==> flow/design.v <==
`timescale 1ns/1ns
module vending_machine (
    input clk,
    input reset,
    input [1:0] item_select,
    input [7:0] money_in,
    input cancel,
    output reg dispense,
    output reg [7:0] change,
    output reg [7:0] money_needed,
    output reg [3:0] stock
);
    parameter IDLE = 2'b00;
    parameter WAIT_PAYMENT = 2'b01;
    parameter DISPENSE_ITEM = 2'b10;
    parameter RETURN=2'b11;
    reg [1:0] state, next_state;
    reg [7:0] prices [0:3];
    reg [3:0] stocks [0:3];
    reg [1:0] selected_item;
    reg [7:0] money_collected;
    always @(posedge clk or posedge reset) begin
        if (reset) begin
            state <= IDLE;
            money_collected <= 0;
            dispense <= 0;
            change <= 0;
        end else begin
            state <= next_state;
            case (state)
                IDLE: begin
                    money_collected <= 0;
                    dispense <= 0;
                    change <= 0;
                    if (money_in > 0) begin
                        selected_item <= item_select;
                        money_collected <= money_in;
                    end
                end
                WAIT_PAYMENT: begin
                    if (cancel) begin
                        change <= money_collected;
                        money_collected<=0;
                        money_collected <= 0;
                    end else if (money_in > 0) begin
                        money_collected <= money_collected + money_in;
                        change<=0;
                    end
                    dispense <= 0;
                end
                DISPENSE_ITEM: begin
                    if (money_collected >= prices[selected_item] && stocks[selected_item] > 0) begin
                        dispense <= 1;
                        stocks[selected_item] <= stocks[selected_item] - 1;
                        if (money_collected > prices[selected_item])
                            change <= money_collected - prices[selected_item];
                        else
                            change <= 0;
                        money_collected <= 0;
                    end
                end
            endcase
        end
    end
    always @(*) begin
        next_state = state;
        money_needed = 0;
        case (state)
            IDLE: begin
                if (money_in > 0)
                    next_state = WAIT_PAYMENT;
            end
            WAIT_PAYMENT: begin
                if (cancel)
                    next_state = IDLE;
                else if (money_collected >= prices[selected_item] && stocks[selected_item] > 0)
                    next_state = DISPENSE_ITEM;
                else if (money_collected < prices[selected_item])
                    money_needed = prices[selected_item] - money_collected;
            end
            DISPENSE_ITEM: begin
                next_state = IDLE;
            end
        endcase
        stock = stocks[selected_item];
    end
    initial begin
        prices[0] = 20; stocks[0] = 5;
        prices[1] = 35; stocks[1] = 3;
        prices[2] = 50; stocks[2] = 2;
        prices[3] = 45; stocks[3] = 4;
    end
endmodule
Reports on vending_machine
What the tools print for vending_machine, step after step.
Lines are those of the file above, counted from 1.
Cell names lack the library's common part.
{"block": "design", "design": "vending_machine", "clock": "clk", "lib": "sky130hd", "corner": "tt_025C_1v80"}

After elaboration
Yosys after proc, flatten, opt, wreduce and memory -nomap, before mapping. Print and check cells are not counted. Equal cells are merged and count once.
Yosys's memory passes give these memory sizes; they may raise the number of words (mostly to a power of two), join words into wider ones and drop unused or constant bits.
{"block": "bits", "mem_count": 1, "clocked_rd_ports_x_width": 6, "in_bits": 13, "reg_bits": 37, "mem_bits_ro": 24, "output_inout_bits": 21, "wordCells": 72}
{"block": "memory_table", "name": "prices", "words": 4, "word_bits": 6, "read_ports": 1, "write_ports": 0, "line_no": 18, "rtl": "reg [7:0] prices [0:3];"}
{"block": "classes", "addsub": 4, "n_eq": 9, "n_logic": 1, "muxes": 27, "n_cmp": 6, "reduce_logical": 15}
{"block": "op_table", "cell": "8-bit two-way mux", "n": 12}
{"block": "op_table", "cell": "8-bit parallel mux with 3-bit select", "n": 2}
{"block": "op_table", "cell": "4-bit two-way mux", "n": 5}
{"block": "op_table", "cell": "4-bit AND reduction", "n": 4}
{"block": "op_table", "cell": "8-bit subtractor", "n": 2}
{"block": "op_table", "cell": "4-bit parallel mux with 4-bit select", "n": 1}
{"block": "op_table", "cell": "3-bit AND reduction", "n": 3}
{"block": "op_table", "cell": "4-bit by 1-bit greater-than comparator with 1-bit output (second input constant)", "n": 2}
{"block": "op_table", "cell": "8-bit by 1-bit greater-than comparator with 1-bit output (second input constant)", "n": 1}
{"block": "op_table", "cell": "8-bit adder", "n": 1}
{"block": "op_table", "cell": "8-bit >= comparator", "n": 1}
{"block": "op_table", "cell": "8-bit greater-than comparator", "n": 1}
{"block": "op_table", "cell": "8-bit < comparator", "n": 1}
{"block": "op_table", "cell": "2-bit two-way mux", "n": 4}
{"block": "op_table", "cell": "2-bit == test (second input constant)", "n": 3}
{"block": "op_table", "cell": "3-bit inequality test (second input constant)", "n": 2}
{"block": "op_table", "cell": "2-bit parallel mux with 3-bit select", "n": 1}
{"block": "op_table", "cell": "2-bit by 1-bit == test with 1-bit output (second input constant)", "n": 2}
{"block": "op_table", "cell": "2-bit inequality test (second input constant)", "n": 2}
{"block": "op_table", "cell": "2-bit zero test", "n": 2}
{"block": "op_table", "cell": "4-bit by 1-bit subtractor with 4-bit output (second input constant)", "n": 1}
{"block": "op_table", "cell": "3-bit nonzero test", "n": 1}
{"block": "op_table", "cell": "1-bit logical AND", "n": 2}
{"block": "op_table", "cell": "2-bit AND reduction", "n": 1}
{"block": "op_table", "cell": "2-bit nonzero test", "n": 1}
{"block": "op_table", "cell": "2-bit OR reduction", "n": 1}
{"block": "op_table", "cell": "1-bit parallel mux with 2-bit select", "n": 1}
{"block": "op_table", "cell": "1-bit inverter", "n": 1}
{"block": "op_table", "cell": "1-bit two-way mux", "n": 1}

Depth
Depth = most cells in a row (Yosys ltp): at word level without a register or memory, in the mapped netlist without a sequential cell, where the memories' decode and read muxes count.
{"block": "logic_depth", "depth_word": 9, "abc_area": 0, "mapped_depth": 11, "mapped_depth_nobuf": 10}

Mapped cells and area
Source: synth_stat.txt of the flow (Yosys; design flattened, memories mapped). It holds for the ABC_AREA given above (unset counts as 0); a run with the other value may have another netlist.
{"block": "by_type", "cell_type": "edfxtp_1", "n": 18, "area_total_um2": 540.518}
{"block": "by_type", "cell_type": "dfrtp_1", "n": 19, "area_total_um2": 475.456}
{"block": "by_type", "cell_type": "ha_1", "n": 20, "area_total_um2": 250.24}
{"block": "by_type", "cell_type": "nor2_1", "n": 34, "area_total_um2": 127.622}
{"block": "by_type", "cell_type": "a21oi_1", "n": 25, "area_total_um2": 125.12}
{"block": "by_type", "cell_type": "dfxtp_1", "n": 6, "area_total_um2": 120.115}
{"block": "by_type", "cell_type": "inv_1", "n": 28, "area_total_um2": 105.101}
{"block": "by_type", "cell_type": "a22oi_1", "n": 10, "area_total_um2": 75.072}
{"block": "by_type", "cell_type": "xnor2_1", "n": 8, "area_total_um2": 70.067}
{"block": "by_type", "cell_type": "mux4_2", "n": 3, "area_total_um2": 67.565}
{"block": "by_type", "cell_type": "o21ai_0", "n": 13, "area_total_um2": 65.062}
{"block": "by_type", "cell_type": "fa_1", "n": 3, "area_total_um2": 60.058}
{"block": "by_type", "cell_type": "nor3_1", "n": 9, "area_total_um2": 45.043}
{"block": "by_type", "cell_type": "o21a_1", "n": 6, "area_total_um2": 45.043}
{"block": "by_type", "cell_type": "nand2_1", "n": 11, "area_total_um2": 41.29}
{"block": "by_type", "cell_type": "nand3_1", "n": 7, "area_total_um2": 35.034}
{"block": "by_type", "cell_type": "xor2_1", "n": 4, "area_total_um2": 35.034}
{"block": "by_type", "cell_type": "nor2b_1", "n": 5, "area_total_um2": 31.28}
Other cell types: 30; their cells: 51.
{"block": "mapped", "stdcells": 280, "ffs": 44, "synth_area_um2": 2731.4, "buf_cells": 8, "seq_area_um2": 1162.4}

Path before layout
Path of least setup slack by OpenSTA after synthesis, without wires, with an ideal clock, recovery checks aside; 20% of the period is set as input and as output delay. Where synthesis merged equal registers, the netlist keeps one of their names.
{"block": "synth_timing", "path_kind": "register -> output", "start": "reg selected_item[0]", "end": "out money_needed[4]", "t_required_ns": 3.320, "path_delay_ns": 2.423, "launch_ns": 0.000, "period_ns": 4.15, "output_delay_ns": 0.830, "setup_slack_ns": 0.897, "path_buffers": 1, "stages": 9, "t_arrival_ns": 2.423, "period_less_setup_slack_ns": 3.253}
"path_delay_ns" is the arrival time less input delay plus setup time.
At an output port there is no setup time.
"stages" counts driving pins, that of a launching flip-flop among them; a cell with two outputs on the path counts twice.
"period_less_setup_slack_ns" = period - worst setup slack (recovery checks aside). The figure is calculated, with input and output delays left at 20% of the set period.
The rows between start and end are the longest chain of elaborated cells between them; the timing report does not say that the signal goes this way. Where chains are equally long, one stands for them.
Each line given opens the expression or statement behind the cell; cells for indexed reads and writes are added by Yosys, which also makes memories of some case tables.
{"block": "synth_via", "path_cell_list": "edfxtp_1 buf_6 mux4_2 inv_1 ha_1 inv_1 or3_4 a211o_1 nor3_1", "elab_chain_cells": 9, "cells_between": 12, "cone_classes": "compare: 1; eq/ne: 3; mux: 6; reduce/logical: 2"}
{"block": "synth_rtl", "item": "from (decl)", "line_no": 20, "rtl": "reg [1:0] selected_item;"}
{"block": "synth_rtl", "item": "from (assign)", "line_no": 36, "rtl": "selected_item <= item_select;"}
{"block": "synth_rtl", "item": "2-bit == test", "line_no": 76, "rtl": "else if (money_collected >= prices[selected_item] && stocks[selected_item] > 0)"}
{"block": "synth_rtl", "item": "4-bit parallel mux with 4-bit select", "line_no": 76}
{"block": "synth_rtl", "item": "4-bit two-way mux", "line_no": 74, "rtl": "if (cancel)"}
{"block": "synth_rtl", "item": "4-bit two-way mux", "line_no": 68, "rtl": "case (state)"}
{"block": "synth_rtl", "item": "4-bit by 1-bit greater-than comparator with 1-bit output", "line_no": 76}
{"block": "synth_rtl", "item": "1-bit logical AND", "line_no": 76}
{"block": "synth_rtl", "item": "8-bit two-way mux", "line_no": 76}
{"block": "synth_rtl", "item": "8-bit two-way mux", "line_no": 74}
{"block": "synth_rtl", "item": "8-bit two-way mux", "line_no": 68}
{"block": "synth_rtl", "item": "to (decl)", "line_no": 10, "rtl": "output reg [7:0] money_needed,"}
Nets of the timed path that keep an RTL name, with a line that drives or declares them; the list need not be complete.
{"block": "synth_nets", "net": "stock[0]", "line_no": 85, "rtl": "stock = stocks[selected_item];"}

Path in the finished layout
Path of least setup slack in the final report of entry A (OpenROAD, finished layout, wires in). Where an end is a register, its clock arrival counts in the times.
{"block": "layout_timing", "path_kind": "register -> output", "start": "reg selected_item[0]", "end": "out money_needed[4]", "t_required_ns": 4.21, "t_arrival_ns": 3.57, "setup_slack_ns": 0.64, "stages": 9, "output_delay_ns": 1.05, "period_ns": 5.26, "launch_ns": 0.29, "path_buffers": 1}
The rows between start and end are the longest chain of elaborated cells between them; the timing report does not say that the signal goes this way. Where chains are equally long, one stands for them.
{"block": "layout_via", "path_cell_list": "edfxtp_1 mux4_2 inv_1 ha_1 inv_1 or3_4 a211o_1 nor3_1 clkdlybuf4s50_1", "elab_chain_cells": 9, "cells_between": 12, "cone_classes": "compare: 1; eq/ne: 3; mux: 6; reduce/logical: 2"}
{"block": "layout_rtl", "item": "from (decl)", "line_no": 20, "rtl": "reg [1:0] selected_item;"}
{"block": "layout_rtl", "item": "from (assign)", "line_no": 36, "rtl": "selected_item <= item_select;"}
{"block": "layout_rtl", "item": "2-bit == test", "line_no": 76, "rtl": "else if (money_collected >= prices[selected_item] && stocks[selected_item] > 0)"}
{"block": "layout_rtl", "item": "4-bit parallel mux with 4-bit select", "line_no": 76}
{"block": "layout_rtl", "item": "4-bit two-way mux", "line_no": 74, "rtl": "if (cancel)"}
{"block": "layout_rtl", "item": "4-bit two-way mux", "line_no": 68, "rtl": "case (state)"}
{"block": "layout_rtl", "item": "4-bit by 1-bit greater-than comparator with 1-bit output", "line_no": 76}
{"block": "layout_rtl", "item": "1-bit logical AND", "line_no": 76}
{"block": "layout_rtl", "item": "8-bit two-way mux", "line_no": 76}
{"block": "layout_rtl", "item": "8-bit two-way mux", "line_no": 74}
{"block": "layout_rtl", "item": "8-bit two-way mux", "line_no": 68}
{"block": "layout_rtl", "item": "to (decl)", "line_no": 10, "rtl": "output reg [7:0] money_needed,"}

Module vending_machine, platform sky130hd: 2 stored runs of the flow (Yosys, OpenROAD) with differing settings, in no particular order. Input and output delays are each 20% of the period that was set; the output load is 0.01 pF.
By "period_less_ws_ns" is meant the clock period of the run minus its worst setup slack. This is arithmetic on one report: input and output delays are still those of the set period (20% each).
By "worst_setup_path_time_ns" is meant the share of the clock period that the worst setup path is allowed (20% is reserved at inputs, 20% at outputs), minus its slack. Clock arrival times at its registers enter into it.

Entry A
==> flow/run.sh <==
#!/bin/bash
# the make line also repeats the synthesis and layout settings of config.mk as NAME=value (left out here)
make -C /OpenROAD-flow-scripts/flow DESIGN_CONFIG=/design/flow/config.mk WORK_HOME=/design/flow/orfs CLKGATE_MAP_FILE= finish
==> flow/config.mk <==
export PLATFORM = sky130hd
export DESIGN_NAME = vending_machine
export DESIGN_NICKNAME = vending_machine
export VERILOG_FILES = /design/flow/design.v
export SDC_FILE = /design/flow/constraint.sdc
export NUM_CORES = 4
export LEC_CHECK = 0
export CAP_MARGIN = 20
export CELL_PAD_IN_SITES_DETAIL_PLACEMENT = 0
export CORE_MARGIN = 4
export CORE_UTILIZATION = 15
export CTS_CLUSTER_SIZE = 40
export GPL_ROUTABILITY_DRIVEN = 1
export PLACE_DENSITY_LB_ADDON = 0.03
export SLEW_MARGIN = 20
export TNS_END_PERCENT = 80
==> flow/constraint.sdc <==
create_clock -name core_clock -period 5.26 [get_ports {clk}]
set_input_delay 1.0520 -clock core_clock [delete_from_list [all_inputs] [get_ports {clk}]]
set_output_delay 1.0520 -clock core_clock [all_outputs]
set_load 0.01 [all_outputs]

==> results of entry A, as JSON <==
{
  "worst_setup_path_time_ns": 3.57,
  "worst_path_kind": "register -> output",
  "tns_ns": 0.000,
  "final_setup_ws_ns": 0.642,
  "design.die.area_um2": 20431.8,
  "ys_area_um2": 2731.4,
  "cell_area_final_um2": 3479.6,
  "period_less_ws_ns": 4.618
}

Entry B
==> flow/run.sh <==
#!/bin/bash
# the make line also repeats the synthesis and layout settings of config.mk as NAME=value (left out here)
make -C /OpenROAD-flow-scripts/flow DESIGN_CONFIG=/design/flow/config.mk WORK_HOME=/design/flow/orfs CLKGATE_MAP_FILE= finish
==> flow/config.mk <==
export PLATFORM = sky130hd
export DESIGN_NAME = vending_machine
export DESIGN_NICKNAME = vending_machine
export VERILOG_FILES = /design/flow/design.v
export SDC_FILE = /design/flow/constraint.sdc
export NUM_CORES = 4
export LEC_CHECK = 0
export ABC_AREA = 1
export CAP_MARGIN = 25
export CORE_MARGIN = 9
export CORE_UTILIZATION = 46
export CTS_CLUSTER_SIZE = 89
export GPL_ROUTABILITY_DRIVEN = 0
export HOLD_SLACK_MARGIN = 0.28
export SLEW_MARGIN = 20
==> flow/constraint.sdc <==
create_clock -name core_clock -period 5.52 [get_ports {clk}]
set_input_delay 1.1040 -clock core_clock [delete_from_list [all_inputs] [get_ports {clk}]]
set_output_delay 1.1040 -clock core_clock [all_outputs]
set_load 0.01 [all_outputs]

==> results of entry B, as JSON <==
{
  "worst_setup_path_time_ns": 3.27,
  "worst_path_kind": "register -> output",
  "tns_ns": 0.000,
  "final_setup_ws_ns": 1.149,
  "design.die.area_um2": 9880.4,
  "ys_area_um2": 3047.9,
  "cell_area_final_um2": 3544.7,
  "period_less_ws_ns": 4.371
}
